==> flow/design.v <==
module max5863_if(input            clk,
                  input            enable,
                  input            tx_fifo_rdy,
                  output           tx_fifo_rd,
                  input            rx_fifo_rdy,
                  output reg       rx_fifo_wr,
                  input [7:0]      tx_data,
                  output reg [7:0] rx_data,
                  input            tx_i_en,
                  input            tx_q_en,
                  input            rx_i_en,
                  input            rx_q_en,
                  output           max_clk_o,
                  output reg [9:0] dac_o,
                  input [7:0]      adc_i
                  );
   reg [2:0]                       phase;
   reg [1:0]                       tx_bytes;
   reg                             rx_bytes;
   reg                             max_clk;
   reg [7:0]                       dac_msb;
   reg [7:0]                       dac_lsb;
   always @ (posedge clk)
     if (~enable)
       phase <= 0;
     else if (phase == 5)
       phase <= 0;
     else
       phase <= phase + 1'b1;
   always @ (posedge clk)
     if (~enable)
       max_clk <= 0;
     else if(phase == 0)
       max_clk <= ~max_clk;
   reg                             max_clk_d;
   always @ (posedge clk) begin
      max_clk_d <= max_clk;
   end
   assign max_clk_o = max_clk_d;
   assign tx_i_pulse = tx_i_en & (max_clk_d & ~max_clk);
   assign tx_q_pulse = tx_q_en & (~max_clk_d & max_clk);
   assign tx_byte_inc = (tx_i_pulse | tx_q_pulse);
   always @ (posedge clk)
     if (~enable)
       tx_bytes <= 2'b11;
     else if (tx_byte_inc)
       tx_bytes <= tx_bytes + 2'b01;
   reg [2:0] rd_cnt;
   reg       tx_en;
   always @ (posedge clk)
     if (tx_bytes == 2'b11)
       tx_en <= tx_fifo_rdy;
   always @ (posedge clk)
     if (tx_bytes == 2'b11)
        rd_cnt <= 0;
     else if (tx_fifo_rd)
       rd_cnt <= rd_cnt + 1;
   assign tx_fifo_rd = (tx_bytes != 2'b11) & tx_en & (rd_cnt < 5);
   reg tx_data_valid;
   reg [2:0] valid_cnt;
   reg [7:0] dac0_lsb;
   reg [7:0] dac1_lsb;
   reg [7:0] dac2_lsb;
   reg [7:0] dac3_lsb;
   always @ (posedge clk) begin
      tx_data_valid <= tx_fifo_rd;
      if (tx_data_valid)
        valid_cnt <= valid_cnt + 1;
      else
        valid_cnt <= 0;
   end
   always @ (posedge clk)
     if (tx_data_valid)
       case (valid_cnt)
         0:        dac_msb  <= tx_data;
         1:        dac0_lsb <= tx_data;
         2:        dac1_lsb <= tx_data;
         3:        dac2_lsb <= tx_data;
         4:        dac3_lsb <= tx_data;
       endcase  
   always @ (posedge clk)
       case (tx_bytes)
         2'b00: dac_o <= {dac_msb[1:0], dac0_lsb};
         2'b01: dac_o <= {dac_msb[3:2], dac1_lsb};
         2'b10: dac_o <= {dac_msb[5:4], dac2_lsb};
         2'b11: dac_o <= {dac_msb[7:6], dac3_lsb};
       endcase  
   reg max_clk_o_d;
   always @ (posedge clk)
     max_clk_o_d <= max_clk_o;
   assign rx_i_pulse = rx_i_en & (~max_clk_o_d & max_clk_o);
   assign rx_q_pulse = rx_q_en & (max_clk_o_d & ~max_clk_o);
   reg latch_adc;
   always @ (posedge clk)
     if (rx_fifo_rdy & (rx_i_pulse | rx_q_pulse))
       latch_adc <= 1;
     else
       latch_adc <= 0;
   always @ (posedge clk)
     if (latch_adc) begin
        rx_fifo_wr <= 1;
        rx_data <= adc_i;
     end
     else begin
        rx_fifo_wr <= 0;
     end  
endmodule  
---- Reports on max5863_if ----
The steps from the RTL of max5863_if to its reports follow in flow order.
Line numbers count from 1 in the design file above.
A cell with - has no value.
inputs
  design top .............................. max5863_if
  clock input ............................. clk
  standard-cell library ................... sky130hd
  timing corner ........................... tt_025C_1v80

---- After elaboration ----
Source: Yosys, flattened and elaborated, memories not mapped. Widths are those after wreduce. Registers that Yosys merges into a memory's read port (data or address) are not register bits. Print and check cells do not count. Equal cells are merged and count once.
bit counts
  output and inout bits ................... 21
  register bits ........................... 76
  cells after elaboration ................. 61
operators by class
  equal/unequal tests ..................... 9
  add/sub/neg operators ................... 4
  muxes and demuxes ....................... 3
  bitwise gates (word level) .............. 17
  order comparisons ....................... 1
  reduce/logical cells .................... 9
operator list
  cell                                          count
  case mux 10 bit (select 4 bit)                1
  AND 1 bit                                     11
  AND reduction 2 bit                           5
  adder 3 x 1 -> 3 bit with constant B          3
  equality test 3 x 2 -> 1 bit with constant B  2
  equality test 3 bit with constant B           2
  logical NOT 3 bit                             2
  inverter 1 bit                                4
  equality test 2 bit with constant B           2
  equality test 3 x 1 -> 1 bit with constant B  1
  < comparator 3 bit with constant B            1
  bitwise OR 1 bit                              2
  adder 2 x 1 -> 2 bit with constant B          1
  equality test 2 x 1 -> 1 bit with constant B  1
  != test 2 bit with constant B                 1
  logical NOT 2 bit                             1
  OR reduction 2 bit                            1
  2-to-1 mux 1 bit                              2

---- Logic depth ----
Yosys ltp: most cells in a row. Word level: on the elaborated netlist, between registers, memories and ports. Mapped: between sequential cells and ports; inverters and the memories' decode and read muxes count.
depth
  depth in word-level cells ............... 6
  ABC_AREA ................................ 0
  depth in mapped cells ................... 5

---- Synthesis result ----
Yosys stat after the flow's synthesis: flattened, memories mapped to cells. It holds for the ABC_AREA given above (unset counts as 0); a run with the other value may have another netlist.
cells by type
  cell                       count
  sky130_fd_sc_hd__edfxtp_1  49
  sky130_fd_sc_hd__dfxtp_1   27
  sky130_fd_sc_hd__ha_1      13
  sky130_fd_sc_hd__mux2i_1   13
  sky130_fd_sc_hd__a222oi_1  10
  sky130_fd_sc_hd__inv_1     18
  sky130_fd_sc_hd__and2_1    7
  sky130_fd_sc_hd__nor2b_1   7
  sky130_fd_sc_hd__mux2_4    2
  sky130_fd_sc_hd__nand2_1   6
  sky130_fd_sc_hd__and3_1    3
  sky130_fd_sc_hd__buf_2     3
  sky130_fd_sc_hd__nand3b_1  2
  sky130_fd_sc_hd__buf_6     1
  sky130_fd_sc_hd__nand3b_2  1
  sky130_fd_sc_hd__nor4b_1   1
  sky130_fd_sc_hd__o21ai_2   1
  sky130_fd_sc_hd__xnor2_1   1
Other cell types: 7; their cells: 7.
mapped netlist
  standard cells after synthesis .......... 172
  flip-flops .............................. 76
  synthesis area .......................... 2,750.1 um^2
  buffer cells ............................ 4

---- Path before layout ----
OpenSTA on the mapped netlist: ideal clock, no wires. The path of least setup slack (recovery checks aside). Input and output delay are each 20% of the period. Register names are those of the netlist, which keeps one name where synthesis merged equal registers.
path after synthesis
  path kind ............................... register to output
  from .................................... reg tx_bytes[0]
  to ...................................... out tx_fifo_rd
  clock period ............................ 1.71 ns
  delay of the path ....................... 0.942 ns
  slack ................................... 0.426 ns
  stages .................................. 4
  data arrival time ....................... 0.942 ns
  period reached after synthesis .......... 1.284 ns
"delay of the path" = arrival - input delay + setup time.
At an output port there is no setup time.
"stages": output pins that drive a net of the path, with the launching flip-flop's if there is one; two outputs of one cell count as two.
"period reached after synthesis" is the clock period less the worst setup slack; recovery checks do not enter. This is arithmetic on one report: input and output delays are still those of the set period (20% each).
The rows between start and end are the longest chain of elaborated cells between them; the timing report does not say that the signal goes this way. Where chains are equally long, one stands for them.
A line is the first line of the expression or statement that the cell stems from. Yosys adds cells for indexed reads and writes and turns some case tables into memories.
on the way, after synthesis
  cell sequence ........................... sky130_fd_sc_hd__dfxtp_1 > sky130_fd_sc_hd__ha_1 > sky130_fd_sc_hd__nand3b_2 > sky130_fd_sc_hd__inv_1
  cells in the longest elaborated chain ... 3
  elaborated cells on any way between the ends .. 3
  RTL lines with such cells ............... 1
RTL lines, path after synthesis
  what                    RTL line  text
  start: declaration      18        reg [1:0]                       tx_bytes;
  start: assignment       45        tx_bytes <= 2'b11;
  start: assignment       47        tx_bytes <= tx_bytes + 2'b01;
  != test 2 bit           58        assign tx_fifo_rd = (tx_bytes != 2'b11) & tx_en & (rd_cnt < 5);
  AND 1 bit (2 in a row)  58
  end: declaration        4         output           tx_fifo_rd,

---- Worst path after layout ----
Path of least setup slack in the final report of run A (OpenROAD, finished layout, wires in). Where an end is a register, its clock arrival counts in the times.
path after layout
  path kind ............................... register to output
  from .................................... reg tx_bytes[0]
  to ...................................... out tx_fifo_rd
  stages .................................. 5
  slack ................................... -0.10 ns
  clock period ............................ 1.3 ns
  data arrival time ....................... 1.14 ns
The rows between start and end are the longest chain of elaborated cells between them; the timing report does not say that the signal goes this way. Where chains are equally long, one stands for them.
on the way, after layout
  cell sequence ........................... sky130_fd_sc_hd__dfxtp_2 > sky130_fd_sc_hd__ha_4 > sky130_fd_sc_hd__nand3b_4 > sky130_fd_sc_hd__inv_2 > sky130_fd_sc_hd__buf_6
  cells in the longest elaborated chain ... 3
  elaborated cells on any way between the ends .. 3
  RTL lines with such cells ............... 1
RTL lines, path after layout
  what                    RTL line  text
  start: declaration      18        reg [1:0]                       tx_bytes;
  start: assignment       45        tx_bytes <= 2'b11;
  start: assignment       47        tx_bytes <= tx_bytes + 2'b01;
  != test 2 bit           58        assign tx_fifo_rd = (tx_bytes != 2'b11) & tx_en & (rd_cnt < 5);
  AND 1 bit (2 in a row)  58
  end: declaration        4         output           tx_fifo_rd,

Add stored flow runs of max5863_if

Record of 2 stored runs of the RTL-to-layout flow on max5863_if, platform sky130hd. The runs are unordered. Constraints: input delay and output delay 20% of the set period each, output load 0.01 pF.
By "achieved clock period" is meant the clock period of the run minus its worst setup slack. This is arithmetic on one report: input and output delays are still those of the set period (20% each).
"time of the worst setup path" = time allowed to the worst setup path (clock period - input delay - output delay, where it has them) - its slack; a late launch clock adds to it, a late capture clock takes from it.
By "total power after layout" is meant OpenSTA's value without simulated activity: inputs other than the clock are taken to toggle once in ten clock periods, and the tool carries that through the logic.

---- run A ----
settings
  period_ns = 1.3
  SETUP_SLACK_MARGIN = -0.08
  CAP_MARGIN = 20
  CORE_MARGIN = 2
  CORE_UTILIZATION = 40
  SLEW_MARGIN = 20
results
  time of the worst setup path ............ 1.14 ns
  class of the worst setup path ........... register to output
  setup slack of the critical path ........ -0.100 ns
  achieved clock period ................... 1.400 ns
  area of the synthesized netlist ......... 2,750.1 um^2
  final utilization ....................... 54.5 %
  standard-cell area of the final layout .. 3,661.0 um^2
  final setup TNS ......................... -0.364 ns
  lowest hold slack ....................... 0.399 ns
  total power after layout ................ 5.618 mW
  full die area ........................... 7,554.2 um^2

---- run B ----
settings
  period_ns = 1.22
  CORE_UTILIZATION = 64
  SETUP_SLACK_MARGIN = 0.11
  PLACE_DENSITY = 0.78
  CORE_ASPECT_RATIO = 1.21
  ABC_AREA = 1
  GPL_TIMING_DRIVEN = 1
  CTS_CLUSTER_SIZE = 40
  CTS_CLUSTER_DIAMETER = 254
  CAP_MARGIN = 5
  SLEW_MARGIN = 5
  MIN_ROUTING_LAYER = met2
  CORE_MARGIN = 2
results
  unfinished; error DPL-0038 in routing
